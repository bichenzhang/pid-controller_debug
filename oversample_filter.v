==> flow/design.v <==
`timescale 1ns / 1ps
module oversample_filter #(
    parameter W_CHAN = 5,
    parameter N_CHAN = 20,
    parameter W_DATA = 18,
    parameter W_SUM = 27,
    parameter W_OS = 5,
    parameter W_WR_ADDR = 16,
    parameter W_WR_CHAN = 5,
    parameter W_WR_DATA = 49
    )(
    input wire clk_in,
    input wire rst_in,
    input wire dv_in,
    input wire [W_CHAN-1:0] chan_in,
    input wire signed [W_DATA-1:0] data_in,
    input wire wr_en,
    input wire [W_WR_ADDR-1:0] wr_addr,
    input wire [W_WR_CHAN-1:0] wr_chan,
    input wire [W_WR_DATA-1:0] wr_data,
    output wire dv_out,
    output wire [W_CHAN-1:0] chan_out,
    output wire signed [W_DATA-1:0] data_out,
	 output wire signed [W_SUM-1:0] data_out_noshift
    );
localparam addr_iwep            = 8'h01;
localparam chan_iwep            = 8'h02;
localparam data3_iwep           = 8'h03;
localparam data2_iwep           = 8'h04;
localparam data1_iwep           = 8'h05;
localparam data0_iwep           = 8'h06;
localparam adc_os_addr          = 16'h01;
localparam chan_src_sel_addr    = 16'h02;
localparam ovr_os_addr          = 16'h03;
localparam pid_lock_en_addr     = 16'h04;
localparam pid_inv_error_addr   = 16'h05;
localparam pid_setpoint_addr    = 16'h06;
localparam pid_p_coef_addr      = 16'h07;
localparam pid_i_coef_addr      = 16'h08;
localparam pid_d_coef_addr      = 16'h09;
localparam opt_min_addr         = 16'h0a;
localparam opt_max_addr         = 16'h0b;
localparam opt_init_addr        = 16'h0c;
localparam opt_mult_addr        = 16'h0d;
localparam opt_rs_addr          = 16'h0e;
localparam opt_add_chan_addr    = 16'h0f;
localparam rep_rate_mult_addr	  = 16'h1c;
localparam pid_ignore_addr		  = 16'h1e;
localparam ovr_clr_rqst         = 16'h10;
localparam pid_clr_rqst         = 16'h11;
localparam opt_clr_rqst         = 16'h12;
localparam opt_inj_rqst         = 16'h13;
localparam pipe_cset_rqst       = 16'h14;
localparam opt_sin_ena_rqst		= 16'h18;
localparam opt_sin_dis_rqst		= 16'h19;
localparam opt_dig_ena_rqst		= 16'h1a;
localparam opt_dig_dis_rqst		= 16'h1b;
localparam chan_name_addr       = 16'h15;
localparam qv_visible_addr      = 16'h16;
localparam lock_threshold_addr  = 16'h17;
localparam sys_gp_itep          = 8'h40;
localparam sys_rst_offset       = 0;
localparam adc_cstart_offset    = 1;
localparam wr_en_offset         = 2;
localparam dac_rset_offset      = 3;
localparam data_log_status_owep = 8'h20;
localparam data_log0_owep       = 8'h21;
localparam data_log_opep        = 8'ha0;
localparam NULL_SRC = -1;
localparam NULL_CHAN = -1;
localparam ADC_OS_INIT = 1;
localparam CHAN_SRC_SEL_INIT = NULL_SRC;
localparam OVR_OS_INIT = 0;
localparam PID_LOCK_EN_INIT = 0;
localparam PID_IGNORE_INIT = 0;
localparam PID_INV_ERROR_INIT = 0;
localparam PID_SETPOINT_INIT = 0;
localparam PID_P_COEF_INIT = 0;
localparam PID_I_COEF_INIT = 0;
localparam PID_D_COEF_INIT = 0;
localparam OPT_INIT_INIT = 0;
localparam OPT_MIN_INIT = 0;
localparam OPT_MAX_INIT = 0;
localparam OPT_MULT_INIT = 1;
localparam REP_RATE_MULT_INIT = 1;
localparam OPT_RS_INIT = 0;
localparam OPT_ADD_CHAN_INIT = NULL_CHAN;
localparam W_COUNT = 2**W_OS;
localparam W_SUM_INT = ((W_SUM > W_DATA) ? W_SUM : W_DATA) + 1;
localparam signed [W_SUM-1:0] MAX_SUM = {W_SUM{1'b1}} >> 1;     
localparam signed [W_SUM-1:0] MIN_SUM = ~MAX_SUM;					 
reg [N_CHAN-1:0] clr_rqst = 0;
integer i;
always @( posedge clk_in ) begin
    for ( i = 0; i < N_CHAN; i = i + 1 ) begin
        if ( !rst_in && wr_en && ( wr_chan == i ) &&
            ( wr_addr == ovr_clr_rqst )) begin
            clr_rqst[i] <= 1;
        end else begin
            clr_rqst[i] <= 0;
        end
    end
end
reg [W_OS-1:0] os_mem[0:N_CHAN-1];
initial begin
    for ( i = 0; i < N_CHAN; i = i + 1 ) begin
        os_mem[i] = OVR_OS_INIT;
    end
end
always @( posedge clk_in ) begin
    if ( wr_en && wr_chan < N_CHAN ) begin
        case ( wr_addr )
            ovr_os_addr : os_mem[wr_chan] <= wr_data[W_OS-1:0];
        endcase
    end
end
reg signed [W_SUM-1:0] sum_mem[0:N_CHAN-1];
reg [W_COUNT-1:0] count_mem[0:N_CHAN-1];
initial begin
    for ( i = 0; i < N_CHAN; i = i + 1 ) begin
        sum_mem[i] = 0;
        count_mem[i] = 0;
    end
end
reg flush_p1;
always @( * ) begin
    flush_p1 = ( rst_in || clr_rqst[chan_in] );
end
reg dv_p1 = 0;
reg [W_CHAN-1:0] chan_p1 = 0;
reg signed [W_DATA-1:0] din_p1 = 0;
reg signed [W_SUM-1:0] sum_p1 = 0;
reg [W_COUNT-1:0] count_p1 = 0;
always @( posedge clk_in ) begin
    if ( !flush_p1 ) begin
        dv_p1 <= dv_in;
        chan_p1 <= chan_in;
        din_p1 <= data_in;
        sum_p1 <= sum_mem[chan_in];
        count_p1 <= count_mem[chan_in];
    end else begin
        dv_p1 <= 0;
    end
end
reg flush_p2;
reg signed [W_SUM_INT-1:0] sum_int_p2;
always @( * ) begin
    flush_p2 = ( rst_in || clr_rqst[chan_p1] );
    sum_int_p2 = sum_p1 + din_p1;
end
reg dv_p2 = 0;
reg [W_CHAN-1:0] chan_p2 = 0;
reg signed [W_SUM-1:0] sum_p2 = 0;
reg [W_COUNT-1:0] count_p2 = 0;
reg [W_OS-1:0] os_p2 = 0; 
always @( posedge clk_in ) begin
    if ( !flush_p2 ) begin
        dv_p2 <= dv_p1;
        chan_p2 <= chan_p1;
        count_p2 <= count_p1 + 1'b1;
        if ( sum_int_p2 > MAX_SUM ) begin
            sum_p2 <= MAX_SUM;
        end else if ( sum_int_p2 < MIN_SUM ) begin
            sum_p2 <= MIN_SUM;
        end else begin
            sum_p2 <= sum_int_p2[W_SUM-1:0];
        end
        os_p2 <= os_mem[chan_p1];
    end else begin
        dv_p2 <= 0;
    end
end
reg flush_p3;
reg count_sat_p3;
reg signed [W_SUM-1:0] sum_div_int_p3 = 0;
reg signed [W_SUM-1:0] sum_div_int_noshift_p3 = 0;
reg signed [W_SUM-1:0] sum_int_p3 = 0;
reg [W_COUNT-1:0] count_int_p3 = 0;
always @( * ) begin
    flush_p3 = ( rst_in || clr_rqst[chan_p2] );
    count_sat_p3 = ( count_p2[os_p2] == 1'b1 );
    sum_div_int_p3 = sum_p2 >>> os_p2;
	 sum_div_int_noshift_p3 = sum_p2; 
    sum_int_p3 = ( count_sat_p3 ) ? 0 : sum_p2;
    count_int_p3 = ( count_sat_p3 ) ? 0 : count_p2;
end
always @( posedge clk_in ) begin
    if ( dv_p2 ) begin
        sum_mem[chan_p2] = sum_int_p3;
        count_mem[chan_p2] = count_int_p3;
    end
    for ( i = 0; i < N_CHAN; i = i + 1 ) begin
        if ( rst_in || clr_rqst[i] ) begin
            sum_mem[i] = 0;
            count_mem[i] = 0;
        end
    end
end
reg dv_p3 = 0;
reg [W_CHAN-1:0] chan_p3 = 0;
reg signed [W_DATA-1:0] dout_p3 = 0;
reg signed [W_SUM-1:0] dout_noshift_p3 = 0;
always @( posedge clk_in ) begin
    if ( !flush_p3 ) begin
        dv_p3 <= ( count_sat_p3 ) ? dv_p2 : 1'b0;
        chan_p3 <= chan_p2;
        dout_p3 <= sum_div_int_p3[W_DATA-1:0];
		  dout_noshift_p3 <= sum_div_int_noshift_p3;
    end else begin
        dv_p3 <= 0;
    end
end
assign dv_out = dv_p3;
assign chan_out = chan_p3;
assign data_out = dout_p3;
assign data_out_noshift = dout_noshift_p3;
endmodule
# From RTL to reports: oversample_filter
# The steps from the RTL of oversample_filter to its reports follow in flow order.
# Lines are those of the file above, counted from 1.
# Library cell names are shortened.
# Not given: -
[inputs] top="oversample_filter" clock_port="clk_in" library="sky130hd" corner="tt_025C_1v80"

# Word-level counts
# Counts by Yosys on the flattened word-level netlist (proc, flatten, opt, wreduce; memories kept). Print and check cells are left out.
# Yosys's memory passes give these memory sizes; they may raise the number of words (mostly to a power of two), join words into wider ones and drop unused or constant bits.
[classes] reduce_logical=71 cmp=3 n_eq=21 addsub=2 n_logic=1 shift=5 mux=53
[op_table] operator="27-bit two-way mux" count=3
[op_table] operator="32-bit two-way mux" count=2
[op_table] operator="20-bit by 5-bit indexed select with 1-bit output" count=3
[op_table] operator="1-bit two-way mux" count=43
[op_table] operator="1-bit logical AND" count=42
[op_table] operator="5-bit by 4-bit == test with 1-bit output with constant B" count=8
[op_table] operator="32-bit by 1-bit adder with 32-bit output with constant B" count=1
[op_table] operator="32-bit by 5-bit indexed select with 1-bit output" count=1
[op_table] operator="27-bit by 18-bit adder with 28-bit output" count=1
[op_table] operator="28-bit by 27-bit > comparator with 1-bit output with constant B" count=1
[op_table] operator="28-bit by 27-bit < comparator with 1-bit output with constant B" count=1
[op_table] operator="27-bit by 5-bit >>> shifter with 18-bit output" count=1
[op_table] operator="5-bit two-way mux" count=5
[op_table] operator="1-bit logical OR" count=23
[op_table] operator="5-bit by 3-bit == test with 1-bit output with constant B" count=4
[op_table] operator="5-bit == test with constant B" count=4
[op_table] operator="16-bit by 2-bit == test with 1-bit output with constant B" count=1
[op_table] operator="16-bit by 5-bit == test with 1-bit output with constant B" count=1
[op_table] operator="5-bit by 2-bit == test with 1-bit output with constant B" count=2
[op_table] operator="5-bit by 1-bit == test with 1-bit output with constant B" count=1
[op_table] operator="5-bit < comparator with constant B" count=1
[op_table] operator="5-bit logical NOT" count=1
[op_table] operator="1-bit logical NOT" count=4
[op_table] operator="2-bit OR reduction" count=1
[op_table] operator="1-bit inverter" count=1
[word_totals] inputBits=97 memories=3 reg_bits=160 ram_bits=1988 wordCells=171 out_inout_bits=51
[mem_list] memory="count_mem" size=32 width=32 line=118 rtl="reg [W_COUNT-1:0] count_mem[0:N_CHAN-1];"
[mem_list] memory="sum_mem" size=32 width=27 line=117 rtl="reg signed [W_SUM-1:0] sum_mem[0:N_CHAN-1];"
[mem_list] memory="os_mem" size=20 width=5 line=104 rtl="reg [W_OS-1:0] os_mem[0:N_CHAN-1];"

# Longest topological paths
# Depth = most cells in a row (Yosys ltp): at word level without a register or memory, in the mapped netlist without a sequential cell, where the memories' decode and read muxes count.
[depth] word_depth=5 ABC_AREA=0 mapped_depth=11 ltp_nobuf=10

# Mapped cells and area
# The flow's flattened synthesis, as Yosys stat reports it; memories are mapped. The netlist is that of the ABC_AREA named above (0 if unset); the other value can give another one.
# Totals and module areas in this step are rounded.
[by_type] cell="edfxtp_1" count=1009 type_area_um2=3.03E+04
[by_type] cell="dfxtp_1" count=1203 type_area_um2=2.41E+04
[by_type] cell="mux4_2" count=655 type_area_um2=1.48E+04
[by_type] cell="o21ai_0" count=1166 type_area_um2=5.84E+03
[by_type] cell="nand2_1" count=1259 type_area_um2=4.73E+03
[by_type] cell="clkbuf_1" count=444 type_area_um2=1.67E+03
[by_type] cell="mux2_2" count=72 type_area_um2=810.778
[by_type] cell="nand2b_1" count=69 type_area_um2=431.664
[by_type] cell="o21ai_2" count=49 type_area_um2=429.162
[by_type] cell="and2_1" count=64 type_area_um2=400.384
[by_type] cell="nor2_1" count=106 type_area_um2=397.882
[by_type] cell="buf_6" count=34 type_area_um2=382.867
[by_type] cell="ha_1" count=28 type_area_um2=350.336
[by_type] cell="xnor2_1" count=40 type_area_um2=350.336
[by_type] cell="buf_1" count=68 type_area_um2=255.245
[by_type] cell="a21oi_1" count=48 type_area_um2=240.23
[by_type] cell="or3_4" count=20 type_area_um2=225.216
[by_type] cell="mux4_1" count=7 type_area_um2=183.926
# Other cell types: 55; their cells: 280.
[synth_totals] mapped_area_um2=87800 n_buf=563 mapped_cells=6621 sequential_area_um2=54400 ffs=2212

# Worst setup path after synthesis
# Path of least setup slack by OpenSTA after synthesis, without wires, with an ideal clock, recovery checks aside; 20% of the period is set as input and as output delay. Where synthesis merged equal registers, the netlist keeps one of their names.
[synth_timing] path_type="input to register" start="input port chan_in[0]" end="register chan_p1[0]" setup_time_ps=672 t_first_pin_ps=2780 n_path_buf=3 stages=5 setup_slack_ps=2011 arrival_ps=11217 delay_ps=9109 input_delay_ps=2780 required_time_ps=13228 period_ps=13900 period_less_setup_slack_ps=11889
# "delay_ps" = arrival - input delay + setup time.
# "stages": output pins that drive a net of the path, with the launching flip-flop's if there is one; two outputs of one cell count as two.
# "period_less_setup_slack_ps" = period - worst setup slack (recovery checks aside). The figure is calculated, with input and output delays left at 20% of the set period.
# The rows between start and end are the longest chain of elaborated cells between them; the timing report does not say that the signal goes this way. Where chains are equally long, one stands for them.
# Each line given opens the expression or statement behind the cell; cells for indexed reads and writes are added by Yosys, which also makes memories of some case tables.
[synth_via] path_cell_list="clkbuf_1 buf_1 clkbuf_1 mux4_2 a311oi_1" elab_chain_len=2 cells_between=2 lines_between=1 classes_between="1 x shift; 1 x reduce/logical"
[synth_lines] element="start: declaration" line=15 rtl="input wire [W_CHAN-1:0] chan_in,"
[synth_lines] element="20-bit by 5-bit indexed select with 1-bit output" line=127 rtl="flush_p1 = ( rst_in || clr_rqst[chan_in] );"
[synth_lines] element="1-bit logical OR" line=127
[synth_lines] element="end: assignment" line=137 rtl="chan_p1 <= chan_in;"
[synth_lines] element="end: declaration" line=130 rtl="reg [W_CHAN-1:0] chan_p1 = 0;"

# Path in the finished layout
# From the final timing report of flow run 1: the path of least setup slack in the routed layout; clock arrival at registers is part of the times.
# The report prints the path's times to 10 ps; the period is as set.
[layout_timing] path_type="register to register" start="register os_p2[0]" end="memory count_mem[11][0]" t_first_pin_ps=870 n_path_buf=3 required_time_ps=9180 period_ps=8420 arrival_ps=5550 setup_time_ps=90 stages=10 setup_slack_ps=3630
# The rows between start and end are the longest chain of elaborated cells between them; the timing report does not say that the signal goes this way. Where chains are equally long, one stands for them.
[layout_via] path_cell_list="edfxtp_1 buf_4 mux4_1 mux4_2 mux2i_4 buf_4 nand4_4 or3_4 buf_4 o21ai_0" elab_chain_len=3 cells_between=3 lines_between=3 classes_between="1 x shift; 2 x mux"
[layout_lines] element="start: declaration" line=155 rtl="reg [W_OS-1:0] os_p2 = 0;"
[layout_lines] element="32-bit by 5-bit indexed select with 1-bit output" line=181 rtl="count_sat_p3 = ( count_p2[os_p2] == 1'b1 );"
[layout_lines] element="32-bit two-way mux" line=185 rtl="count_int_p3 = ( count_sat_p3 ) ? 0 : count_p2;"
[layout_lines] element="32-bit two-way mux" line=188 rtl="if ( dv_p2 ) begin"
[layout_lines] element="end: declaration" line=118 rtl="reg [W_COUNT-1:0] count_mem[0:N_CHAN-1];"

Measured data: module oversample_filter, platform sky130hd, 2 stored runs of the flow under differing settings, order arbitrary. Input and output delays are each 20% of the period that was set; the output load is 0.01 pF.
"power": no workload was simulated; the value follows from the tool's default switching activity.
The measured numbers are rounded.
[flow run 1] settings: period_ns=8.42, CORE_UTILIZATION=32, PLACE_DENSITY_LB_ADDON=0.03, CORE_MARGIN=2, CELL_PAD_IN_SITES_DETAIL_PLACEMENT=1, TNS_END_PERCENT=65, GPL_ROUTABILITY_DRIVEN=1, CTS_CLUSTER_SIZE=92, MIN_ROUTING_LAYER=met1, MAX_ROUTING_LAYER=met4, CAP_MARGIN=20, SLEW_MARGIN=20
[flow run 1] result: chip area after synthesis (Yosys) 87800 um^2, die area 278000 um^2, standard-cell area of the final layout 101000 um^2, worst setup slack after layout 3630 ps, total negative slack 0 ps, worst hold slack 439 ps, power 25000 µW
[flow run 2] settings: period_ns=13.7, SETUP_SLACK_MARGIN=1.75, CAP_MARGIN=20, CORE_MARGIN=2, CORE_UTILIZATION=40, SLEW_MARGIN=20
[flow run 2] result: chip area after synthesis (Yosys) 87800 um^2, die area 223000 um^2, standard-cell area of the final layout 98300 um^2, worst setup slack after layout 7180 ps, total negative slack 0 ps, worst hold slack 443 ps, power 14300 µW
